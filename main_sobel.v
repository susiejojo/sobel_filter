==> flow/design.v <==
`timescale 1ns / 1ps
module core_sobel ( p0, p1, p2, p3, p5, p6, p7, p8, out);
input  [7:0] p0,p1,p2,p3,p5,p6,p7,p8;	 
output [7:0] out;					 
wire signed [10:0] gx,gy;     
wire signed [10:0] abs_gx,abs_gy;	 
wire [10:0] sum;			 
wire signed [7:0] temp1;
wire c1;
par_addsub sub1(p2,p0,1,temp1,c1);
wire signed [7:0] temp2;
wire c2;
par_addsub sub2(p5,p3,1,temp2,c2);
wire signed [7:0] temp3;
wire c3;
par_addsub sub3(p8,p6,1,temp3,c3);
assign gx=(temp1+(temp2<<1)+temp3); 
wire signed [7:0] temp4;
wire c4;
par_addsub sub4(p0,p6,1,temp4,c4);
wire signed [7:0] temp5;
wire c5;
par_addsub sub5(p1,p7,1,temp5,c5);
wire signed [7:0] temp6;
wire c6;
par_addsub sub6(p2,p8,1,temp6,c6);
assign gy=(temp4+(temp5<<1)+temp6); 
assign abs_gx = (gx[10]? ~gx+1 : gx);	 
assign abs_gy = (gy[10]? ~gy+1 : gy);	 
assign sum = (abs_gx+abs_gy);			 
assign out = (|sum[10:8])?8'hff : sum[7:0];	 
endmodule
`timescale 1ns / 1ps
module main_sobel (bus_in,bus_out,data_strobe, bus_rw,clk, reset);
input [71:0] bus_in;
output reg [7:0] bus_out;
input data_strobe;	 
input bus_rw;		 
input reset;
input clk;
reg [7:0] row3 [2:0];	 
reg [7:0] row2 [2:0];
reg [7:0] row1 [2:0];
reg write_en,read_en;	 
wire [7:0] out1;					
core_sobel s1(row1[0],row1[1],row1[2],
 row2[0],row2[2],
 row3[0],row3[1],row3[2],out1);
always @(posedge clk,negedge reset)
begin
	if(!reset)						
	begin
		read_en = 1'b0;				 
		write_en = 1'b0;				 
		bus_out = 8'hff;			 
	end
	else if(!data_strobe & !bus_rw & !write_en)	 
	begin
		{row1[0],row2[0],row3[0],row1[1],row2[1],row3[1],row1[2],row2[2],row3[2]} = bus_in;		 
		write_en = 1'b1;			 
	end
	else if(!data_strobe & bus_rw & !read_en)	 
	begin
		bus_out = out1;		
		read_en = 1'b1;		 
	end
	else if(~data_strobe)
	begin
		write_en = 1'b0;
		read_en = 1'b0;			
	end
	else
	begin
		bus_out = bus_out;
	end
end
endmodule
`timescale 1ns / 1ps
module par_addsub(a,b,cin,sum,cout);
input [7:0] a;
input [7:0] b;
input cin;
output reg [7:0] sum;
output reg cout;
reg [8:0] c;
integer i;
always @ (a or b or cin)
begin
c[0]=cin;
if (cin == 0) begin
for ( i=0; i<8 ; i=i+1)
begin
sum[i]= a[i]^b[i]^c[i];
c[i+1]= (a[i]&b[i])|(a[i]&c[i])|(b[i]&c[i]);
end
end
else if (cin == 1) begin
for ( i=0; i<8 ; i=i+1)
begin
sum[i]= a[i]^(~ b[i])^c[i];
c[i+1]= (a[i]&(~b[i]))|(a[i]&c[i])|((~b[i])&c[i]);
end
end
cout=c[8];
end
endmodule
**Step by step through the tools: main_sobel**

What the tools print for main_sobel, step after step.
Lines are those of the file above, counted from 1.
Library cell names are shortened.
The mark n/a stands for no value.

- Top module: main_sobel
- Clock input: clk
- Library: sky130hd
- Corner: tt_025C_1v80

**Elaborated design**

Yosys after proc, flatten, opt, wreduce and memory -nomap, before mapping. Print and check cells are not counted. Equal cells are merged and count once.

- Bits in registers: 74
- Latch bits: 0
- Bits in writable memories: 0
- ROM bits: 0
- Clocked read ports x word width: 0
- Memory cells: 0
- Bits of input ports: 76
- Elaborated cells: 378

- Add/subtract/negate cells: 7
- $mul: 0
- Divide/modulo/power cells: 0
- Order comparisons: 0
- Equality and inequality tests: 3
- Shifts and indexed selects: 0
- Mux-type cells: 7
- Bitwise gates (word level): 341
- Reduce/logical cells: 9

Operators by type and width:

| cell | number |
|---|---|
| 1-bit bitwise AND | 118 |
| 1-bit bitwise XOR | 90 |
| 1-bit OR | 84 |
| 1-bit inverter | 47 |
| 10-bit by 8-bit adder with 11-bit output | 2 |
| 11-bit by 2-bit adder with 11-bit output (second input constant) | 2 |
| 11-bit inverter | 2 |
| 11-bit two-way mux | 2 |
| 8-bit by 9-bit adder with 10-bit output | 2 |
| 11-bit adder | 1 |
| 2-bit AND reduction | 4 |
| 8-bit two-way mux | 1 |
| 1-bit logical NOT | 4 |
| 2-bit by 1-bit != test with 1-bit output (second input constant) | 2 |
| 1-bit two-way mux | 4 |
| 3-bit OR reduction | 1 |
| 2-bit != test (second input constant) | 1 |

**Longest topological paths**

Depth = most cells in a row (Yosys ltp): at word level without a register or memory, in the mapped netlist without a sequential cell, where the memories' decode and read muxes count.

- Depth in word-level cells: 31
- ABC_AREA: 0
- Depth in mapped cells: 29
- Mapped depth without buffers: 29

**After synthesis**

The flow's flattened synthesis, as Yosys stat reports it; memories are mapped. The netlist is that of the ABC_AREA named above (0 if unset); the other value can give another one.
Totals and module areas in this step are rounded.

- Cells in the netlist: 449
- Synthesis area: 5380 sq um
- Area of sequential cells: 2180 sq um
- Mapped flip-flops: 74
- Buffer cells: 1

Cell types:

| cell | number | area in all (sq um) |
|---|---|---|
| edfxtp_1 | 64 | 1.92E+03 |
| fa_1 | 55 | 1.1E+03 |
| ha_1 | 38 | 475.456 |
| inv_1 | 79 | 296.534 |
| xnor2_1 | 27 | 236.477 |
| dfstp_2 | 8 | 210.202 |
| nor2_1 | 43 | 161.405 |
| xor2_1 | 18 | 157.651 |
| a21oi_1 | 21 | 105.101 |
| o21ai_0 | 14 | 70.067 |
| dfrtp_1 | 2 | 50.048 |
| nor2b_1 | 7 | 43.792 |
| a211oi_1 | 5 | 37.536 |
| nand2b_1 | 6 | 37.536 |
| nor3_1 | 7 | 35.034 |
| a21o_1 | 4 | 30.029 |
| nand3_1 | 6 | 30.029 |
| o211ai_1 | 4 | 30.029 |

Other cell types: 27; their cells: 41.
By module: a second synthesis without flattening, with its own total; a netlist apart from the flattened one above.

- Cell total of the unflattened synthesis: 685
- Area total of the unflattened synthesis: 7870 sq um

Each row is one instance without its submodules.

Modules:

| module | instances | cells | area (sq um) |
|---|---|---|---|
| par_addsub | 6 | 47 | 502 |
| core_sobel | 1 | 312 | 2470 |
| main_sobel | 1 | 91 | 2390 |

**Path before layout**

OpenSTA on the mapped netlist: ideal clock, no wires. The path of least setup slack (recovery checks aside). Input and output delay are each 20% of the period. Register names are those of the netlist, which keeps one name where synthesis merged equal registers.

- Path kind: input to register
- From: in bus_rw
- To: reg row1[0][0]
- Clock period: 9.44 ns
- Input delay: 1.888 ns
- Library setup time: 0.665 ns
- Launch time at the first pin: 1.888 ns
- Arrival time: 8.482 ns
- Path slack: 0.292 ns
- Path delay: 7.259 ns
- Driving pins on the path: 1
- Path buffers: 0
- Synthesis period reached: 9.148 ns

"path delay" = arrival - input delay + setup time.
"driving pins on the path" counts driving pins, that of a launching flip-flop among them; a cell with two outputs on the path counts twice.
"synthesis period reached" = period - worst setup slack (recovery checks aside). The figure is calculated, with input and output delays left at 20% of the set period.
Between the ends stands the longest chain of elaborated cells between them, by number of cells; it is not shown to be the way that was timed. Of several equally long chains one is given.
Each line given opens the expression or statement behind the cell; cells for indexed reads and writes are added by Yosys, which also makes memories of some case tables.

- Path through: nor4b_1
- Cells in the longest elaborated chain: 4
- Elaborated cells on any way between the ends: 4

RTL lines, path after synthesis:

| element | line | text |
|---|---|---|
| from (decl) | 38 | `input bus_rw;` |
| 1-bit logical NOT | 57 | `else if(!data_strobe & !bus_rw & !write_en)` |
| 1-bit bitwise AND x2 | 57 |  |
| 2-bit AND reduction | n/a |  |
| to (decl) | 43 | `reg [7:0] row1 [2:0];` |

**Timing after layout**

From the final timing report of entry A: the path of least setup slack in the routed layout; clock arrival at registers is part of the times.

- Path kind: register to register
- From: reg row1[2][0]
- To: reg bus_out[2]
- Clock period: 13.3 ns
- Library setup time: 0.09 ns
- Launch time at the first pin: 0.35 ns
- Arrival time: 8.57 ns
- Path slack: 4.98 ns
- Driving pins on the path: 28
- Path buffers: 0

Between the ends stands the longest chain of elaborated cells between them, by number of cells; it is not shown to be the way that was timed. Of several equally long chains one is given.
At most two assigning lines are given for a register; there are more.

- Path through: edfxtp_1 > inv_1 > ha_1 > inv_1 > fa_1 > fa_1 > fa_1 > fa_1 > fa_1 > fa_1 > xnor2_1 > xor2_1 > inv_1 > fa_1 > inv_1 > ha_1 > o311ai_1 > a31oi_2 > mux2_2 > fa_1 > a21oi_1 > o211ai_1 > o41ai_1 > o21bai_1 > a21oi_1 > xnor2_1 > xnor2_2 > a21oi_1
- Cells in the longest elaborated chain: 30
- Elaborated cells on any way between the ends: 84

RTL lines, path after layout:

| element | line | text |
|---|---|---|
| from (decl) | 43 | `reg [7:0] row1 [2:0];` |
| 1-bit bitwise AND | 101 | `c[i+1]= (a[i]&(~b[i]))\|(a[i]&c[i])\|((~b[i])&c[i]);` |
| 1-bit OR x2 | 101 |  |
| 1-bit bitwise AND | 101 |  |
| 1-bit OR x2 | 101 |  |
| 1-bit bitwise AND | 101 |  |
| 1-bit OR x2 | 101 |  |
| 1-bit bitwise AND | 101 |  |
| [13 not listed] | n/a |  |
| 10-bit by 8-bit adder with 11-bit output | 17 | `assign gx=(temp1+(temp2<<1)+temp3);` |
| 11-bit inverter | 28 | `assign abs_gx = (gx[10]? ~gx+1 : gx);` |
| 11-bit by 2-bit adder with 11-bit output | 28 |  |
| 11-bit two-way mux | 28 |  |
| 11-bit adder | 30 | `assign sum = (abs_gx+abs_gy);` |
| 3-bit OR reduction | 31 | `assign out = (\|sum[10:8])?8'hff : sum[7:0];` |
| 8-bit two-way mux | 31 |  |
| to (assign) | 64 | `bus_out = out1;` |
| to (assign) | 74 | `bus_out = bus_out;` |
| to (decl) | 36 | `output reg [7:0] bus_out;` |

Subject: flow runs of main_sobel

Hi,

Top module main_sobel; platform sky130hd; tools Yosys and OpenROAD; 2 stored runs in no particular order. Input and output delays are each 20% of the period that was set; the output load is 0.01 pF.
"reached clock period" means the clock period less the worst setup slack. The figure is calculated, with input and output delays left at 20% of the set period.
By "allowed time less slack (worst setup path)" is meant the share of the clock period that the worst setup path is allowed (20% is reserved at inputs, 20% at outputs), minus its slack. Clock arrival times at its registers enter into it.
"total power after layout" rests on the timing tool's default activity at the inputs, not on a simulated workload.
The measured numbers are rounded.
Among the settings, - means not set for that run.

| name | entry A | entry B |
|---|---|---|
| period_ns | 13.3 | 10.0 |
| CORE_UTILIZATION | 19 | 26 |
| CORE_ASPECT_RATIO | 1.59 | - |
| CORE_MARGIN | 3 | 2 |
| CELL_PAD_IN_SITES_DETAIL_PLACEMENT | 2 | - |
| GPL_TIMING_DRIVEN | 1 | - |
| CAP_MARGIN | 35 | 20 |
| SLEW_MARGIN | 15 | 20 |
| netlist area reported by Yosys (sq um) | 5380 | 5380 |
| die size (sq um) | 30400 | 21800 |
| standard-cell area of the final layout (sq um) | 6920 | 6790 |
| utilization in the final report (%) | 24.8 | 33.6 |
| smallest setup slack (ns) | 4.98 | 1.99 |
| post-route setup TNS (ns) | 0.000 | 0.000 |
| smallest hold slack (ns) | 0.506 | 0.502 |
| total power after layout (W) | 0.00166 | 0.00207 |
| reached clock period (ns) | 8.320 | 8.006 |
| allowed time less slack (worst setup path) (ns) | 8.32 | 8.01 |
| worst setup path type | register to register | register to register |

Regards
